==> flow/design.v <==
module BRAM #(
    parameter int ADDR_WIDTH = 4,
    parameter int DATA_WIDTH = 8
) (
    input  logic            clk,
    input  logic            rst,
    input  logic                     wr_en,
    input  logic [ADDR_WIDTH-1:0]    wr_addr,
    input  logic [DATA_WIDTH-1:0]    wr_data,
    input  logic [ADDR_WIDTH-1:0]    rd_addr,
    output logic [DATA_WIDTH-1:0]    rd_data
);
    logic [2**ADDR_WIDTH-1:0][DATA_WIDTH-1:0] mem;
    always_ff @(posedge clk) begin
        if (rst) begin
        end else if (wr_en) begin
            mem[wr_addr] <= wr_data;
        end
    end
    always_ff @(posedge clk) begin
        if (rst)
          rd_data <= '0;
        else
          rd_data <= mem[rd_addr];
    end
endmodule
=== Tool chain data of BRAM ===
The steps from the RTL of BRAM to its reports follow in flow order.
Lines are those of the file above, counted from 1.
Operators: Yosys type, input widths -> output width; for muxes data width and select width s.
Cell names lack the library's common part.
A cell with n/a has no value.

* Top module: BRAM
* Clock port: clk
* Cell library: sky130hd
* Corner: tt_025C_1v80

=== After elaboration ===
Source: Yosys, flattened and elaborated, memories not mapped. Widths are those after wreduce. Registers that Yosys merges into a memory's read port (data or address) are not register bits. Print and check cells do not count. Equal cells are merged and count once.

* Flip-flop bits (word level): 136
* Input port bits: 19
* Output and inout port bits: 8
* Elaborated cells: 11

* Add/sub/neg operators: 1
* Shifts and indexed selects: 3
* Bitwise logic cells: 4
* Reductions and logical operators: 1

{| class="wikitable"
|+ Operator list
! operator !! count
|-
| $and 128x128->128 || 1
|-
| $or 128x128->128 || 1
|-
| $shiftx 128x8->8 || 1
|-
| $not 128->128 || 1
|-
| $shift 8x33->128 || 1
|-
| $shift 8x33->128 const A || 1
|-
| $neg 7->33 || 1
|-
| $reduce_and 2->1 || 1
|-
| $not 1->1 || 1
|}

=== Longest topological paths ===
Longest topological path by Yosys (ltp), each cell counted once; first at word level (registers and memories cut), then after technology mapping (sequential cells cut; the memories' decode and read muxes count).

* Depth after elaboration: 5
* ABC_AREA: 0
* Mapped depth: 9
* Mapped depth without buffers: 6

=== Netlist ===
Source: synth_stat.txt of the flow (Yosys; design flattened, memories mapped). It holds for the ABC_AREA given above (unset counts as 0); a run with the other value may have another netlist.

* Mapped cells: 423
* Mapped area: 0.0068391 sq mm
* Area of sequential cells: 0.0040038 sq mm
* Mapped flip-flops: 136
* Buffer cells: 30

{| class="wikitable"
|+ Cell types
! cell type !! count !! total area (sq um)
|-
| edfxtp_1 || 128 || 3.84E+03
|-
| mux2_2 || 70 || 788.256
|-
| mux4_2 || 28 || 630.605
|-
| a32o_1 || 30 || 300.288
|-
| a22o_1 || 20 || 175.168
|-
| dfxtp_1 || 8 || 160.154
|-
| mux2i_1 || 16 || 160.154
|-
| mux2_1 || 6 || 67.565
|-
| buf_2 || 13 || 65.062
|-
| mux2_4 || 4 || 60.058
|-
| clkbuf_1 || 13 || 48.797
|-
| nor2_1 || 13 || 48.797
|-
| a221o_1 || 4 || 40.038
|-
| nand2_1 || 10 || 37.536
|-
| or3_1 || 6 || 37.536
|-
| a22oi_1 || 4 || 30.029
|-
| nor3_1 || 6 || 30.029
|-
| and3_1 || 4 || 25.024
|}

Not listed: further types 22, cells in them 40.

=== Timing after synthesis ===
Path of least setup slack by OpenSTA after synthesis, without wires, with an ideal clock, recovery checks aside; 20% of the period is set as input and as output delay. Where synthesis merged equal registers, the netlist keeps one of their names.

* Path type: input port to flip-flop
* Start point: input rst
* End point: register mem
* Clock period: 11.0 ns
* Input delay: 2.200 ns
* Library setup time: 0.634 ns
* Time at the first pin: 2.200 ns
* Arrival time: 7.881 ns
* Required time: 10.366 ns
* Path slack: 2.485 ns
* Delay of the path: 6.315 ns
* Stages: 1
* Buffers on the path: 0
* Synthesis period reached: 8.515 ns

"delay of the path" is the arrival time less input delay plus setup time.
"stages" counts driving pins, that of a launching flip-flop among them; a cell with two outputs on the path counts twice.
"synthesis period reached" is the clock period less the worst setup slack; recovery checks do not enter. This is arithmetic on one report: input and output delays are still those of the set period (20% each).
An end named without its bit number is one bit of that signal or, where synthesis recoded a state register, one of its new flip-flops.
The rows between start and end are the longest chain of elaborated cells between them; the timing report does not say that the signal goes this way. Where chains are equally long, one stands for them.
A line is the first line of the expression or statement that the cell stems from. Yosys adds cells for indexed reads and writes and turns some case tables into memories.

* Path through: nor2b_1
* Length of the longest elaborated chain: 2
* Elaborated cells on any way between the ends: 2
* RTL lines with such cells: 0
* Those cells by class: logic: 1; reduce/logical: 1

{| class="wikitable"
|+ RTL lines, path post-synthesis
! item !! RTL line !! source
|-
| start, declared || 6 || <nowiki>input  logic            rst,</nowiki>
|-
| $not 1->1 || n/a ||
|-
| $reduce_and 2->1 || n/a ||
|-
| end, assigned || 17 || <nowiki>mem[wr_addr] <= wr_data;</nowiki>
|-
| end, declared || 13 || <nowiki>logic [2**ADDR_WIDTH-1:0][DATA_WIDTH-1:0] mem;</nowiki>
|}

=== Path in the finished layout ===
Path of least setup slack in the final report of job 1 (OpenROAD, finished layout, wires in). Where an end is a register, its clock arrival counts in the times.

* Path type: input port to flip-flop
* Start point: input wr_addr[0]
* End point: register mem
* Clock period: 9.36 ns
* Input delay: 1.87 ns
* Library setup time: 0.25 ns
* Time at the first pin: 1.87 ns
* Arrival time: 5.06 ns
* Required time: 9.54 ns
* Path slack: 4.48 ns
* Stages: 8
* Buffers on the path: 2

An end named without its bit number is one bit of that signal or, where synthesis recoded a state register, one of its new flip-flops.
The rows between start and end are the longest chain of elaborated cells between them; the timing report does not say that the signal goes this way. Where chains are equally long, one stands for them.

* Path through: clkdlybuf4s50_1 > clkinv_1 > ha_1 > o21bai_1 > a21oi_4 > buf_4 > nand3_1 > mux2_2
* Length of the longest elaborated chain: 5
* Elaborated cells on any way between the ends: 6
* RTL lines with such cells: 1
* Those cells by class: add/sub: 1; shift: 2; logic: 3

{| class="wikitable"
|+ RTL lines, path post-layout
! item !! RTL line !! source
|-
| start, declared || 8 || <nowiki>input  logic [ADDR_WIDTH-1:0]    wr_addr,</nowiki>
|-
| $neg 7->33 || 17 || <nowiki>mem[wr_addr] <= wr_data;</nowiki>
|-
| $shift 8x33->128 || 17 ||
|-
| $not 128->128 || 17 ||
|-
| $and 128x128->128 || 17 ||
|-
| $or 128x128->128 || 17 ||
|-
| end, assigned || 17 ||
|-
| end, declared || 13 || <nowiki>logic [2**ADDR_WIDTH-1:0][DATA_WIDTH-1:0] mem;</nowiki>
|}

==> runs of BRAM <==
Below are 2 stored runs of the flow (Yosys, OpenROAD; platform sky130hd) on BRAM, each with its settings and what was measured, unordered. Constraints: input delay and output delay 20% of the set period each, output load 0.01 pF.
"achieved clock period" = clock period - worst setup slack. The figure is calculated, with input and output delays left at 20% of the set period.
"worst setup path time" means the part of the period allowed to the worst setup path (the constraints hold back 20% at inputs and 20% at outputs) less its slack; where the path has registers, the arrival times of their clocks count too.
By "power" is meant OpenSTA's value without simulated activity: inputs other than the clock are taken to toggle once in ten clock periods, and the tool carries that through the logic.

Job 1
==> flow/run.sh <==
#!/bin/bash
# the make line also repeats the synthesis and layout settings of config.mk as NAME=value (left out here)
make -C /OpenROAD-flow-scripts/flow DESIGN_CONFIG=/design/flow/config.mk WORK_HOME=/design/flow/orfs CLKGATE_MAP_FILE= finish
==> flow/config.mk <==
export PLATFORM = sky130hd
export DESIGN_NAME = BRAM
export DESIGN_NICKNAME = BRAM
export VERILOG_FILES = /design/flow/design.v
export SDC_FILE = /design/flow/constraint.sdc
export NUM_CORES = 4
export LEC_CHECK = 0
export CAP_MARGIN = 20
export CORE_ASPECT_RATIO = 0.79
export CORE_MARGIN = 4
export CORE_UTILIZATION = 15
export GPL_ROUTABILITY_DRIVEN = 1
export PLACE_DENSITY_LB_ADDON = 0.06
export SLEW_MARGIN = 20
==> flow/constraint.sdc <==
create_clock -name core_clock -period 9.36 [get_ports {clk}]
set_input_delay 1.8720 -clock core_clock [delete_from_list [all_inputs] [get_ports {clk}]]
set_output_delay 1.8720 -clock core_clock [all_outputs]
set_load 0.01 [all_outputs]

==> results of job 1 <==
chip area after synthesis (Yosys): 0.0068391 sq mm
die area: 0.0490972 sq mm
utilization: 0.186
worst setup slack after layout: 4.478 ns
worst hold slack: 0.564 ns
power: 0.00162 W
achieved clock period: 4.882 ns
worst setup path time: 3.01 ns
worst setup path kind: input port to flip-flop

Job 2
==> flow/run.sh <==
#!/bin/bash
# the make line also repeats the synthesis and layout settings of config.mk as NAME=value (left out here)
make -C /OpenROAD-flow-scripts/flow DESIGN_CONFIG=/design/flow/config.mk WORK_HOME=/design/flow/orfs CLKGATE_MAP_FILE= finish
==> flow/config.mk <==
export PLATFORM = sky130hd
export DESIGN_NAME = BRAM
export DESIGN_NICKNAME = BRAM
export VERILOG_FILES = /design/flow/design.v
export SDC_FILE = /design/flow/constraint.sdc
export NUM_CORES = 4
export LEC_CHECK = 0
export CAP_MARGIN = 20
export CELL_PAD_IN_SITES_GLOBAL_PLACEMENT = 3
export CORE_ASPECT_RATIO = 1.97
export CORE_MARGIN = 2
export CORE_UTILIZATION = 64
export GPL_TIMING_DRIVEN = 0
export PLACE_DENSITY_LB_ADDON = 0.1
export SLEW_MARGIN = 20
export TNS_END_PERCENT = 90
==> flow/constraint.sdc <==
create_clock -name core_clock -period 6.6 [get_ports {clk}]
set_input_delay 1.3200 -clock core_clock [delete_from_list [all_inputs] [get_ports {clk}]]
set_output_delay 1.3200 -clock core_clock [all_outputs]
set_load 0.01 [all_outputs]

==> results of job 2 <==
did not finish, placement stopped with FLW-0024
